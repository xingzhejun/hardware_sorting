==> flow/design.v <==
module FIFO2 #(parameter WIDTH = 32)(
    input wire [WIDTH-1:0] din,
    input wire enq,                  
    input wire clk,                  
    input wire rst,                  
    input wire deq,                  
    output wire [WIDTH-1:0] dout,
    output wire empty,               
    output wire full,                
    output reg out_cnt               
    );
    reg head, tail;
    reg [1:0] cnt;
    reg [WIDTH-1:0] mem [1:0];
    assign empty = (cnt == 2'd0);
    assign full = (cnt == 2'd2);
    assign dout = mem[head];
    always @(posedge clk) begin
        if(rst) begin
            cnt <= 2'd0;
            head <= 0;
            tail <= 0;
            out_cnt <= 0;
        end else begin
            case ({enq, deq})
                2'b01: begin
                    head <= ~head;
                    cnt <= cnt - 1;
                    out_cnt = ~out_cnt;
                end
                2'b10: begin
                    mem[tail] <= din;
                    tail <= ~tail;
                    cnt <= cnt + 1;
                end
                2'b11: begin
                    mem[tail] <= din;
                    head <= ~head;
                    tail <= ~tail;
                    out_cnt = ~out_cnt;
                end
            endcase
        end
    end
endmodule
Reports on FIFO2
Tool output for the design above, in the order of the flow.
Lines are those of the file above, counted from 1.
Operators: Yosys type, input widths -> output width; for muxes data width and select width s.
Not given: --
Design
  top: FIFO2
  clock port: clk
  library: sky130hd
  timing corner: tt_025C_1v80

Elaborated design
Counts by Yosys on the flattened word-level netlist (proc, flatten, opt, wreduce; memories kept). Print and check cells are left out. Cells with the same type and inputs are merged into one.
Memory sizes are those after Yosys's memory passes, which may raise the word count (mostly to a power of two), join words into wider ones and drop unused or constant bits.
Bit counts
  cells after elaboration: 31
  bits in registers: 5
  RAM bits: 64
  word width x clocked read ports: 32
  memories: 1
Cells by class
  eq/ne operators: 4
  bitwise operators: 4
  reductions and logical operators: 4
  add/sub/neg operators: 2
  multiplexer cells: 12
Memories
  mem: depth 2, bits a word 32, rd ports 1, write ports 1, RTL line 14  | reg [WIDTH-1:0] mem [1:0];
Operators by type and width (number)
  $mux 32: 5
  $eq 2x2->1 const B: 3
  $mux 1: 6
  $reduce_or 2->1: 2
  $pmux 2 s2: 1
  $not 1->1: 3
  $add 2x1->2 const B: 1
  $sub 2x1->2 const B: 1
  $eq 2x1->1 const B: 1
  $logic_not 2->1: 1
  $reduce_bool 2->1: 1
  $or 1x1->1: 1

Logic depth
Yosys ltp: most cells in a row. Word level: on the elaborated netlist, between registers, memories and ports. Mapped: between sequential cells and ports; inverters and the memories' decode and read muxes count.
Logic depth
  depth in word-level cells: 4
  ABC_AREA: 0
  depth in mapped cells: 5

Mapped cells and area
The flow's flattened synthesis, as Yosys stat reports it; memories are mapped. The netlist is that of the ABC_AREA named above (0 if unset); the other value can give another one.
Synthesis totals
  chip area (Yosys): 0.00259 mm²
  buffers: 5
  cell count: 131
  flip-flops: 70
Cell types
  sky130_fd_sc_hd__edfxtp_1: number 64, total area 1.92E+03 µm²
  sky130_fd_sc_hd__mux2_2: number 30, total area 337.824 µm²
  sky130_fd_sc_hd__dfxtp_1: number 6, total area 120.115 µm²
  sky130_fd_sc_hd__xor2_1: number 5, total area 43.792 µm²
  sky130_fd_sc_hd__ha_1: number 3, total area 37.536 µm²
  sky130_fd_sc_hd__nor2_1: number 8, total area 30.029 µm²
  sky130_fd_sc_hd__buf_4: number 3, total area 22.522 µm²
  sky130_fd_sc_hd__mux2_1: number 2, total area 22.522 µm²
  sky130_fd_sc_hd__and2b_2: number 1, total area 8.758 µm²
  sky130_fd_sc_hd__inv_1: number 2, total area 7.507 µm²
  sky130_fd_sc_hd__nor3b_1: number 1, total area 7.507 µm²
  sky130_fd_sc_hd__or3_1: number 1, total area 6.256 µm²
  sky130_fd_sc_hd__a21oi_1: number 1, total area 5.005 µm²
  sky130_fd_sc_hd__clkbuf_2: number 1, total area 5.005 µm²
  sky130_fd_sc_hd__nor3_1: number 1, total area 5.005 µm²
  sky130_fd_sc_hd__o21ai_0: number 1, total area 5.005 µm²
  sky130_fd_sc_hd__clkbuf_1: number 1, total area 3.754 µm²

Worst setup path after synthesis
Path of least setup slack by OpenSTA after synthesis, without wires, with an ideal clock, recovery checks aside; 20% of the period is set as input and as output delay. Where synthesis merged equal registers, the netlist keeps one of their names.
Timing post-synthesis
  kind: input -> register
  from: input port deq
  to: memory mem[1][0]
  arrival: 3.391 ns
  library setup time: 0.468 ns
  buffers on the path: 0
  stages on the path: 4
  path slack: -0.229 ns
  clock period: 3.63 ns
  launch time at the first pin: 0.726 ns
  delay of the path: 3.133 ns
  synthesis period reached: 3.859 ns
"delay of the path" is the arrival time less input delay plus setup time.
"stages on the path" counts driving pins, that of a launching flip-flop among them; a cell with two outputs on the path counts twice.
"synthesis period reached" = period - worst setup slack (recovery checks aside). The figure is calculated, with input and output delays left at 20% of the set period.
The rows between start and end are the longest chain of elaborated cells between them; the timing report does not say that the signal goes this way. Where chains are equally long, one stands for them.
A line is the first line of the expression or statement that the cell stems from. Yosys adds cells for indexed reads and writes and turns some case tables into memories.
The path ends at the enable pin of a flip-flop; only ways to that pin are counted.
Between the ends, post-synthesis
  path through: sky130_fd_sc_hd__inv_1 > sky130_fd_sc_hd__ha_1 > sky130_fd_sc_hd__nor2_1 > sky130_fd_sc_hd__nor3b_1
  cells in the longest elaborated chain: 4
  elaborated cells on any way between the ends: 7
  classes of those cells: 2 x eq/ne; 4 x mux; 1 x logic
Ends and longest elaborated chain, post-synthesis
  from (decl): RTL line 6  | input wire deq,
  $eq 2x2->1: RTL line 25  | case ({enq, deq})
  $mux 1: RTL line 25
  $mux 1: RTL line 19  | if(rst) begin
  $or 1x1->1
  to (decl): RTL line 14  | reg [WIDTH-1:0] mem [1:0];

Path in the finished layout
From the final timing report of flow run 1: the path of least setup slack in the routed layout; clock arrival at registers is part of the times.
Timing post-layout
  kind: register -> output
  from: register (no name shown)
  to: output port dout[21]
  stages on the path: 4
  clock period: 3.33 ns
  arrival: 1.68 ns
  output delay: 0.67 ns
  buffers on the path: 2
  launch time at the first pin: 0.32 ns
  path slack: 0.98 ns
Between the ends, post-layout
  path through: sky130_fd_sc_hd__dfxtp_4 > sky130_fd_sc_hd__buf_8 > sky130_fd_sc_hd__mux2_2 > sky130_fd_sc_hd__clkdlybuf4s50_1
Ends and longest elaborated chain, post-layout
  to (decl): RTL line 7  | output wire [WIDTH-1:0] dout,
Chain of elaborated cells between the ends: none given.

Hand-over note for FIFO2

Module FIFO2, platform sky130hd: 2 stored runs of the flow (Yosys, OpenROAD) with differing settings, in no particular order. Input and output delays are each 20% of the period that was set; the output load is 0.01 pF.
"worst setup path time" = time allowed to the worst setup path (clock period - input delay - output delay, where it has them) - its slack; a late launch clock adds to it, a late capture clock takes from it.
"power consumption" rests on the timing tool's default activity at the inputs, not on a simulated workload.

==> flow run 1: settings <==
{ "period_ns": 3.33, "CORE_UTILIZATION": 17, "SETUP_SLACK_MARGIN": 0.93, "PLACE_DENSITY_LB_ADDON": 0.22, "CORE_ASPECT_RATIO": 0.98, "CELL_PAD_IN_SITES_GLOBAL_PLACEMENT": 1, "GPL_TIMING_DRIVEN": 1, "CTS_CLUSTER_DIAMETER": 335, "CAP_MARGIN": 30, "MAX_ROUTING_LAYER": "met4", "CORE_MARGIN": 2, "SLEW_MARGIN": 20 }
==> flow run 1: results <==
post-synthesis cell area: 0.00259 mm²
final utilization: 26.9%
worst setup path time: 1.68 ns
kind of the worst setup path: register -> output
worst setup slack after layout: 0.982 ns
power consumption: 0.002411 W
worst hold slack in the final report: 0.495 ns
summed negative setup slack: 0.000 ns
area of the die: 0.0162388 mm²

==> flow run 2: settings <==
{ "period_ns": 5.32, "CAP_MARGIN": 20, "CORE_MARGIN": 2, "CORE_UTILIZATION": 40, "SLEW_MARGIN": 20 }
==> flow run 2: results <==
post-synthesis cell area: 0.00259 mm²
worst hold slack in the final report: 0.503 ns
summed negative setup slack: 0.000 ns
worst setup path time: 2.27 ns
kind of the worst setup path: register -> output
final utilization: 57.6%
worst setup slack after layout: 1.989 ns
power consumption: 0.001313 W
area of the die: 0.0071343 mm²

End of note.
